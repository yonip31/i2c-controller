==> flow/design.v <==
module slave(
    input i_sclk,
    input i_sdata,
    input [7:0] i_data_out,
    output reg o_sdata
);
parameter ADDRESS = 'd89;
parameter s_idle = 'b00;
parameter s_address_frame = 'b01;
parameter s_send_data = 'b10;
parameter s_read_data = 'b11;
integer j = 4'd0;
logic [1:0] state;
logic [6:0] address_in;
logic [7:0] data_in;
logic address_r_w;
always @(posedge i_sclk) begin
    case(state)
    s_idle: begin
        o_sdata <= 1'd1;
        if(i_sdata == 0) begin
            state <= s_address_frame;
        end
    end
    s_address_frame: begin
        if(j < 7) begin
            address_in[6-j] <= i_sdata;
            j <= j + 1;
        end
        else if(j == 7) begin
            address_r_w <= i_sdata;
            j <= j + 1;
        end
        else begin
            if((address_r_w == 1) & (address_in == ADDRESS)) begin
                o_sdata <= 'b0;
                j <= 'b0;
                state <= s_send_data;
            end
            else if((address_r_w == 0) & (address_in == ADDRESS)) begin
                o_sdata <= 'b0;
                j <= 'b0;
                state <= s_read_data;
            end
            else begin
                j <= 'b0;
                state <= s_idle;
            end
        end
    end
    s_send_data: begin
        if(j < 8) begin
            o_sdata <= i_data_out[7-j];
            j <= j + 1;
        end
        else begin
            o_sdata <= 1'b1;
            state <= s_idle;
        end
    end
    s_read_data: begin
        if(j < 8) begin
            data_in[7-j] <= i_sdata;
            j <= j + 1;
        end
        else begin
            o_sdata <= 1'b0;
            state <= s_idle;
        end
    end
    default: begin
        state <= s_idle;
    end
    endcase
end
endmodule
# [From RTL to reports: slave]
# The steps from the RTL of slave to its reports follow in flow order.
# Line numbers count from 1 in the design file above.
# Library cell names are shortened.
# The mark -- stands for no value.
[inputs] top="slave" clock_port="i_sclk" lib="sky130hd" lib_corner="tt_025C_1v80"

# [Elaborated design]
# Yosys after proc, flatten, opt, wreduce and memory -nomap, before mapping. Memory bits, and registers merged into a memory's read port (data or address), are not among the register bits. Print and check cells are not counted. Equal cells are merged and count once.
[word_totals] output_inout_bits=1 inputBits=10 wordCells=65 regBits=43
[op_classes] eq_ne=13 shifts=3 muxes=20 n_cmp=2 n_addsub=4 reduce_logical=10 bitwise=8
[op_table] cell="32-bit 2-to-1 mux" n=3
[op_table] cell="4-bit by 32-bit subtractor with 32-bit output with constant A" n=2
[op_table] cell="32-bit parallel mux with 2-bit select" n=1
[op_table] cell="1-bit by 33-bit variable shift with 7-bit output" n=1
[op_table] cell="1-bit by 33-bit variable shift with 7-bit output with constant A" n=1
[op_table] cell="32-bit negation with 33-bit output" n=1
[op_table] cell="32-bit by 2-bit adder with 32-bit output with constant B" n=1
[op_table] cell="32-bit by 4-bit less-than comparator with 1-bit output with constant B" n=1
[op_table] cell="32-bit by 4-bit equality test with 1-bit output with constant B" n=1
[op_table] cell="32-bit by 5-bit less-than comparator with 1-bit output with constant B" n=1
[op_table] cell="8-bit by 32-bit variable part select with 1-bit output" n=1
[op_table] cell="7-bit 2-to-1 mux" n=2
[op_table] cell="2-bit inequality test with constant B" n=6
[op_table] cell="2-bit 2-to-1 mux" n=6
[op_table] cell="5-bit AND reduction" n=2
[op_table] cell="7-bit equality test with constant B" n=1
[op_table] cell="7-bit bitwise AND" n=1
[op_table] cell="7-bit bitwise OR" n=1
[op_table] cell="7-bit inverter" n=1
[op_table] cell="2-bit parallel mux with 3-bit select" n=1
[op_table] cell="1-bit 2-to-1 mux" n=6
[op_table] cell="2-bit equality test with constant B" n=2
[op_table] cell="2-bit AND reduction" n=2
[op_table] cell="4-bit nonzero test" n=1
[op_table] cell="1-bit parallel mux with 4-bit select" n=1
[op_table] cell="1-bit inverter" n=3
[op_table] cell="3-bit inequality test with constant B" n=1
[op_table] cell="3-bit AND reduction" n=1
# Not listed: further kinds 7, cells in them 8.

# [Longest topological paths]
# Depth = most cells in a row (Yosys ltp): at word level without a register or memory, in the mapped netlist without a sequential cell, where the memories' decode and read muxes count.
[logic_depth] ltp_word=8 ABC_AREA=0 ltp_mapped=15 depth_no_buf=13

# [After synthesis]
# The flow's flattened synthesis, as Yosys stat reports it; memories are mapped. The netlist is that of the ABC_AREA named above (0 if unset); the other value can give another one.
[by_type] cell_type="edfxtp_1" n=41 area_total_um2=1.23E+03
[by_type] cell_type="xnor2_1" n=38 area_total_um2=332.819
[by_type] cell_type="nor2_1" n=77 area_total_um2=289.027
[by_type] cell_type="xor2_1" n=28 area_total_um2=245.235
[by_type] cell_type="nand2_1" n=42 area_total_um2=157.651
[by_type] cell_type="nand3_1" n=30 area_total_um2=150.144
[by_type] cell_type="nor4_1" n=23 area_total_um2=143.888
[by_type] cell_type="nor3_1" n=24 area_total_um2=120.115
[by_type] cell_type="nand4_1" n=16 area_total_um2=100.096
[by_type] cell_type="or4_1" n=12 area_total_um2=90.086
[by_type] cell_type="ha_1" n=7 area_total_um2=87.584
[by_type] cell_type="o21ai_0" n=17 area_total_um2=85.082
[by_type] cell_type="a2111oi_4" n=3 area_total_um2=82.579
[by_type] cell_type="clkbuf_1" n=22 area_total_um2=82.579
[by_type] cell_type="dfxtp_1" n=4 area_total_um2=80.077
[by_type] cell_type="mux2_1" n=6 area_total_um2=67.565
[by_type] cell_type="a21oi_1" n=13 area_total_um2=65.062
[by_type] cell_type="or3_1" n=10 area_total_um2=62.56
# Not listed: further types 60, cells in them 155.
[mapped] buffers=37 synth_area_um2=4699.5 cells=568 flip_flops=45 sequential_area_um2=1311.3

# [Timing after synthesis]
# OpenSTA on the mapped netlist: ideal clock, no wires. The path of least setup slack (recovery checks aside). Input and output delay are each 20% of the period. Register names are those of the netlist, which keeps one name where synthesis merged equal registers.
[synth_path] path_type="register -> register" start="reg j[0]" end="reg address_in[2]" n_path_buf=1 setup_slack_ns=-0.332 t_required_ns=3.948 path_delay_ns=4.542 setup_ns=0.262 t_first_pin_ns=0.000 clock_period_ns=4.21 arrival_ns=4.280 path_stages=15 synth_period_reached_ns=4.542
# "path_delay_ns" is the arrival time less input delay plus setup time.
# "path_stages": output pins that drive a net of the path, with the launching flip-flop's if there is one; two outputs of one cell count as two.
# "synth_period_reached_ns" is the clock period less the worst setup slack; recovery checks do not enter. This is arithmetic on one report: input and output delays are still those of the set period (20% each).
# Between the ends stands the longest chain of elaborated cells between them, by number of cells; it is not shown to be the way that was timed. Of several equally long chains one is given.
# A line is the first line of the expression or statement that the cell stems from. Yosys adds cells for indexed reads and writes and turns some case tables into memories.
# At most two assigning lines are given for a register; there are more.
# Lines with a computed index may be missing from the assigning lines.
# Ways into the end's enable are left out, as the timed path ends at the data pin.
[synth_between] path_cell_list="edfxtp_1 > clkbuf_1 > inv_1 > ha_1 > or2_2 > nand2b_1 > nor4_1 > nand3_1 > or4_1 > or4_4 > a2111oi_4 > o21ba_2 > nand4_2 > nor4_1 > mux2_1" elab_chain_cells=8 cone_cells=10 cone_lines=3 cone_classes="add/sub: 2; compare: 1; shift: 2; mux: 2; logic: 3"
[synth_lines] item="start: declaration" line=12 text="integer j = 4'd0;"
[synth_lines] item="start: assignment" line=28 text="j <= j + 1;"
[synth_lines] item="start: assignment" line=32 text="j <= j + 1;"
[synth_lines] item="4-bit by 32-bit subtractor with 32-bit output" line=27 text="address_in[6-j] <= i_sdata;"
[synth_lines] item="32-bit negation with 33-bit output" line=27
[synth_lines] item="1-bit by 33-bit variable shift with 7-bit output" line=27
[synth_lines] item="7-bit inverter" line=27
[synth_lines] item="7-bit bitwise AND" line=27
[synth_lines] item="7-bit bitwise OR" line=27
[synth_lines] item="7-bit 2-to-1 mux" line=26 text="if(j < 7) begin"
[synth_lines] item="7-bit 2-to-1 mux" line=18 text="case(state)"
[synth_lines] item="end: declaration" line=14 text="logic [6:0] address_in;"

# [Timing after layout]
# From the final timing report of stored run 1: the path of least setup slack in the routed layout; clock arrival at registers is part of the times.
[layout_path] path_type="register -> register" start="reg j[1]" end="reg address_in[4]" path_stages=13 clock_period_ns=5.73 n_path_buf=0 setup_slack_ns=0.35 arrival_ns=5.43 setup_ns=0.25 t_first_pin_ns=0.30 t_required_ns=5.78
# Between the ends stands the longest chain of elaborated cells between them, by number of cells; it is not shown to be the way that was timed. Of several equally long chains one is given.
# At most two assigning lines are given for a register; there are more.
# Lines with a computed index may be missing from the assigning lines.
# Ways into the end's enable are left out, as the timed path ends at the data pin.
[layout_between] path_cell_list="edfxtp_1 > ha_1 > a2111oi_4 > nand3_2 > or4_1 > a22o_1 > a211oi_1 > nand3_1 > xor2_1 > a2111oi_0 > o22ai_1 > nor4_1 > mux2_1" elab_chain_cells=8 cone_cells=10 cone_lines=3 cone_classes="add/sub: 2; compare: 1; shift: 2; mux: 2; logic: 3"
[layout_lines] item="start: declaration" line=12 text="integer j = 4'd0;"
[layout_lines] item="start: assignment" line=28 text="j <= j + 1;"
[layout_lines] item="start: assignment" line=32 text="j <= j + 1;"
[layout_lines] item="4-bit by 32-bit subtractor with 32-bit output" line=27 text="address_in[6-j] <= i_sdata;"
[layout_lines] item="32-bit negation with 33-bit output" line=27
[layout_lines] item="1-bit by 33-bit variable shift with 7-bit output" line=27
[layout_lines] item="7-bit inverter" line=27
[layout_lines] item="7-bit bitwise AND" line=27
[layout_lines] item="7-bit bitwise OR" line=27
[layout_lines] item="7-bit 2-to-1 mux" line=26 text="if(j < 7) begin"
[layout_lines] item="7-bit 2-to-1 mux" line=18 text="case(state)"
[layout_lines] item="end: declaration" line=14 text="logic [6:0] address_in;"

# Settings and measured results of 2 stored flow runs for module slave (sky130hd), not sorted in any way. The constraints put input and output delay at 20% of the set period each and load the outputs with 0.01 pF.
# "timing.achieved_period_ns": clock period set for the run, less the worst setup slack. It is reckoned from that one timing run; input and output delays stay at 20% of the period that was set.
# "worstPathTime_ns" means the part of the period allowed to the worst setup path (the constraints hold back 20% at inputs and 20% at outputs) less its slack; where the path has registers, the arrival times of their clocks count too.
# By "total_power_mw" is meant OpenSTA's value without simulated activity: inputs other than the clock are taken to toggle once in ten clock periods, and the tool carries that through the logic.
run="stored run 1" settings period_ns=5.73 SETUP_SLACK_MARGIN=-0.14 CAP_MARGIN=20 CORE_MARGIN=2 CORE_UTILIZATION=40 SLEW_MARGIN=20
run="stored run 1" results final_setup_ws_ns=0.348 worstPathTime_ns=5.38 path_kind="register -> register" fin_util_frac=0.441 synth_chip_area_um2=4699.5 tns_ns=0.000 final_die_area_um2=12631.5 final_cell_area_um2=5037.3 timing.achieved_period_ns=5.382 total_power_mw=1.902 hold_worst_slack_ns=0.468
run="stored run 2" settings period_ns=4.28 CORE_UTILIZATION=54 SETUP_SLACK_MARGIN=0.99 PLACE_DENSITY_LB_ADDON=0.27 CORE_MARGIN=2 CELL_PAD_IN_SITES_GLOBAL_PLACEMENT=3 CTS_CLUSTER_SIZE=45 CAP_MARGIN=5 SLEW_MARGIN=20
run="stored run 2" outcome="not finished: placement ended with error FLW-0024"
